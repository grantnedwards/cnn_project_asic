==> flow/design.v <==
module MyDesign (dut_run,
                dut_busy,
                reset_b,
                clk,
                dut_sram_write_address,
                dut_sram_write_data,
                dut_sram_write_enable,
                dut_sram_read_address,
                sram_dut_read_data,
                dut_wmem_read_address,
                wmem_dut_read_data
                );
input dut_run;
output reg dut_busy;
input reset_b;
input clk;
output reg [11:0] dut_sram_write_address;
output reg [15:0] dut_sram_write_data;
output reg dut_sram_write_enable;
output reg [11:0] dut_sram_read_address;
output reg [11:0] dut_wmem_read_address;
input [15:0] sram_dut_read_data;
input [15:0] wmem_dut_read_data;
reg [3:0] result1;
reg [3:0] result2;
reg [3:0] result3;
reg [3:0] result4;
reg flag;
always @(posedge clk)
    begin
    if(dut_run)
        begin
            dut_busy <=1;
            dut_sram_write_enable <= 1'b1;  
            flag <= 1;   
        end
    if(flag)  
        begin
            dut_busy <=0;
            dut_sram_write_enable <= 1'b0;
        end
    if(!reset_b)  
        begin
            dut_busy <= 0;
            dut_sram_write_enable <= 1'b0;
            dut_sram_write_address <= 1'b0;  
            dut_wmem_read_address = 4'b0;    
            dut_sram_read_address = 4'b0;    
        end
    result1 <= {3'b0, (sram_dut_read_data[0]~^ wmem_dut_read_data[0])} + {(sram_dut_read_data[1]~^wmem_dut_read_data[1])} + {(sram_dut_read_data[2]~^wmem_dut_read_data[2])}
           + { (sram_dut_read_data[4]~^wmem_dut_read_data[3])} + { (sram_dut_read_data[5]~^wmem_dut_read_data[4])} + {(sram_dut_read_data[6]~^wmem_dut_read_data[5])}
           + { (sram_dut_read_data[8]~^wmem_dut_read_data[6])} + { (sram_dut_read_data[9]~^wmem_dut_read_data[7])} + {(sram_dut_read_data[10]~^wmem_dut_read_data[8])};
    result2 <= {3'b0, (sram_dut_read_data[1]~^wmem_dut_read_data[0])} + {(sram_dut_read_data[2]~^wmem_dut_read_data[1])} + { (sram_dut_read_data[3]~^wmem_dut_read_data[2])}
           + { (sram_dut_read_data[5]~^wmem_dut_read_data[3])} + { (sram_dut_read_data[6]~^wmem_dut_read_data[4])} + { (sram_dut_read_data[7]~^wmem_dut_read_data[5])}
           + { (sram_dut_read_data[9]~^wmem_dut_read_data[6])} + { (sram_dut_read_data[10]~^wmem_dut_read_data[7])} + { (sram_dut_read_data[11]~^wmem_dut_read_data[8])};
    result3 <= {3'b0, (sram_dut_read_data[4]~^wmem_dut_read_data[0])} + { (sram_dut_read_data[5]~^wmem_dut_read_data[1])} + { (sram_dut_read_data[6]~^wmem_dut_read_data[2])}
           + { (sram_dut_read_data[8]~^wmem_dut_read_data[3])} + { (sram_dut_read_data[9]~^wmem_dut_read_data[4])} + { (sram_dut_read_data[10]~^wmem_dut_read_data[5])}
           + { (sram_dut_read_data[12]~^wmem_dut_read_data[6])} + { (sram_dut_read_data[13]~^wmem_dut_read_data[7])} + { (sram_dut_read_data[14]~^wmem_dut_read_data[8])};
    result4 <= {3'b0, (sram_dut_read_data[5]~^wmem_dut_read_data[0])} + {(sram_dut_read_data[6]~^wmem_dut_read_data[1])} + {(sram_dut_read_data[7]~^wmem_dut_read_data[2])}
           + {(sram_dut_read_data[9]~^wmem_dut_read_data[3])} + {(sram_dut_read_data[10]~^wmem_dut_read_data[4])} + { (sram_dut_read_data[11]~^wmem_dut_read_data[5])}
           + { (sram_dut_read_data[13]~^wmem_dut_read_data[6])} + { (sram_dut_read_data[14]~^wmem_dut_read_data[7])} + { (sram_dut_read_data[15]~^wmem_dut_read_data[8])};
    if(result1>=5)   
        dut_sram_write_data[0] <= 1'b1;
    else
        dut_sram_write_data[0] <= 1'b0;
    if(result2>=5)
        dut_sram_write_data[1] <= 1'b1;
    else
        dut_sram_write_data[1] <= 1'b0;
    if(result3>=5)
        dut_sram_write_data[2] <= 1'b1;
    else
        dut_sram_write_data[2] <= 1'b0;
    if(result4>=5)
        dut_sram_write_data[3] <= 1'b1;
    else
        dut_sram_write_data[3] <= 1'b0;
    end
endmodule
# Reports on MyDesign
# Tool output for the design above, in the order of the flow.
# Line numbers count from 1 in the design file above.
# Cell names lack the library's common part.
# The mark -- stands for no value.
# setup
top_module	MyDesign
clk_port	clk
cell_library	sky130hd
corner	tt_025C_1v80

# After elaboration
# Counts by Yosys on the flattened word-level netlist (proc, flatten, opt, wreduce; memories kept). Register bits leave out memories and registers merged into their read ports (data or address); mux counts leave out enables and synchronous resets folded into registers. Print and check cells are left out. Cells with the same type and inputs are merged into one.
# word_totals
reg_bits	20
latchBits	0
ramBits	0
romBits	0
clocked_rd_ports_x_width	0
memories	0
inputBits	35
out_inout_bits	54
wordCells	81
# op_classes
add_sub_neg	32
n_mul	0
div	0
n_cmp	4
n_eq	0
shifts	0
n_mux	4
n_logic	36
reduce_and_logical	0
# op_table
op	count
4-bit by 1-bit adder with 4-bit output	20
1-bit XNOR	36
3-bit by 1-bit adder with 4-bit output	4
4-bit by 3-bit >= comparator with 1-bit output with constant B	4
2-bit by 1-bit adder with 3-bit output	4
1-bit by 1-bit adder with 2-bit output	4
1-bit two-way mux	4

# Longest topological paths
# Longest topological path by Yosys (ltp), each cell counted once; first at word level (registers and memories cut), then after technology mapping (sequential cells cut; the memories' decode and read muxes count).
# depth
ltp_word	9
abc_area	0
mapped_depth	10
depth_no_buf	10

# After synthesis
# Source: synth_stat.txt of the flow (Yosys; design flattened, memories mapped). It holds for the ABC_AREA given above (unset counts as 0); a run with the other value may have another netlist.
# The area totals of this step are shown rounded.
# by_type
cell	count	type_area_um2
dfxtp_1	20	400.384
fa_1	20	400.384
buf_4	50	375.36
xor2_1	25	218.96
xnor2_1	15	131.376
ha_1	8	100.096
inv_1	26	97.594
nand2b_1	4	25.024
nor2b_1	4	25.024
o21ai_0	4	20.019
a21oi_1	3	15.014
o21a_1	1	7.507
conb_1	1	3.754
# synth_totals
cells	181
mapped_area_um2	1800
seq_area_um2	400
flip_flops	20
n_buf	50

# Timing after synthesis
# Source: OpenSTA report_checks on the synthesized netlist (no wires, ideal clock, input and output delay 20% of the period each), path of least setup slack; recovery checks are left aside. Register names are those of the netlist, which keeps one name where synthesis merged equal registers.
# synth_path
path_type	input port to flip-flop
startpoint	input sram_dut_read_data[0]
endpoint	register result1[1]
tclk_ns	5.11
input_delay_ns	1.022
setup_ns	0.057
launch_ns	1.022
t_arrival_ns	3.749
t_required_ns	5.053
path_slack_ns	1.304
path_delay_ns	2.784
driving_pins	10
n_path_buf	0
period_less_setup_slack_ns	3.806
# "path_delay_ns" = arrival - input delay + setup time.
# "driving_pins" counts driving pins, that of a launching flip-flop among them; a cell with two outputs on the path counts twice.
# "period_less_setup_slack_ns" is the clock period less the worst setup slack; recovery checks do not enter. This is arithmetic on one report: input and output delays are still those of the set period (20% each).
# Between the ends stands the longest chain of elaborated cells between them, by number of cells; it is not shown to be the way that was timed. Of several equally long chains one is given.
# A line is the first line of the expression or statement that the cell stems from. Yosys adds cells for indexed reads and writes and turns some case tables into memories.
# synth_between
cell_sequence	xnor2_1 -> fa_1 -> inv_1 -> fa_1 -> fa_1 -> inv_1 -> fa_1 -> inv_1 -> fa_1 -> inv_1
elab_chain_len	9
cells_between	9
cone_lines	1
cone_classes	add/sub (8); logic (1)
# synth_rtl
element	line_no	text
from (decl)	22	input [15:0] sram_dut_read_data;
1-bit XNOR	50	result1 <= {3'b0, (sram_dut_read_data[0]~^ wmem_dut_read_data[0])} + {(sram_dut_read_data[1]~^wmem_dut_read_da ...
1-bit by 1-bit adder with 2-bit output	50
2-bit by 1-bit adder with 3-bit output	50
3-bit by 1-bit adder with 4-bit output	50
4-bit by 1-bit adder with 4-bit output x5	50
to (assign)	50
to (decl)	24	reg [3:0] result1;

# Worst path after layout
# Path of least setup slack in the final report of record 1 (OpenROAD, finished layout, wires in). Where an end is a register, its clock arrival counts in the times.
# layout_path
path_type	input port to flip-flop
startpoint	input wmem_dut_read_data[0]
endpoint	register result1[1]
tclk_ns	2.5
input_delay_ns	0.50
setup_ns	0.04
launch_ns	0.50
t_arrival_ns	3.55
t_required_ns	2.75
path_slack_ns	-0.80
driving_pins	11
n_path_buf	1
# Between the ends stands the longest chain of elaborated cells between them, by number of cells; it is not shown to be the way that was timed. Of several equally long chains one is given.
# layout_between
cell_sequence	buf_6 -> xnor2_2 -> fa_1 -> inv_2 -> fa_1 -> fa_1 -> inv_2 -> fa_2 -> inv_2 -> fa_2 -> inv_2
elab_chain_len	9
cells_between	9
cone_lines	1
cone_classes	add/sub (8); logic (1)
# layout_rtl
element	line_no	text
from (decl)	23	input [15:0] wmem_dut_read_data;
1-bit XNOR	50	result1 <= {3'b0, (sram_dut_read_data[0]~^ wmem_dut_read_data[0])} + {(sram_dut_read_data[1]~^wmem_dut_read_da ...
1-bit by 1-bit adder with 2-bit output	50
2-bit by 1-bit adder with 3-bit output	50
3-bit by 1-bit adder with 4-bit output	50
4-bit by 1-bit adder with 4-bit output x5	50
to (assign)	50
to (decl)	24	reg [3:0] result1;

# MyDesign through Yosys and OpenROAD on sky130hd: 2 stored runs, unordered, with their settings and measured results. The constraints put input and output delay at 20% of the set period each and load the outputs with 0.01 pF.
# "period_less_ws_ns": clock period set for the run, less the worst setup slack. It is reckoned from that one timing run; input and output delays stay at 20% of the period that was set.
# "worst_path_time_ns" means the part of the period allowed to the worst setup path (the constraints hold back 20% at inputs and 20% at outputs) less its slack; where the path has registers, the arrival times of their clocks count too.
# "design_power_uw" is the tool's figure for a default switching activity; nothing was simulated.
# Values from the reports are rounded here.
# Among the settings, - means not set for that run.
stored run	period_ns	CORE_UTILIZATION	PLACE_DENSITY	CORE_MARGIN	CELL_PAD_IN_SITES_DETAIL_PLACEMENT	TNS_END_PERCENT	GPL_ROUTABILITY_DRIVEN	CTS_CLUSTER_DIAMETER	CAP_MARGIN	SLEW_MARGIN	SETUP_SLACK_MARGIN	CELL_PAD_IN_SITES_GLOBAL_PLACEMENT	ABC_AREA	worst_path_time_ns	worstPathKind	design_power_uw	die_footprint_um2	synthesis_area_um2	period_less_ws_ns	timing.hold.ws_ns	post_route_util_pct	ws_setup_ns
record 1	2.5	51	0.85	5	1	15	1	304	20	20	-	-	-	2.80	input port to flip-flop	1900	4900	1800	3.296	0.42	67	-0.80
record 2	2.46	30	0.52	6	0	-	1	-	20	0	-0.21	2	0	2.51	input port to flip-flop	1700	8100	1800	3.007	0.41	41	-0.55
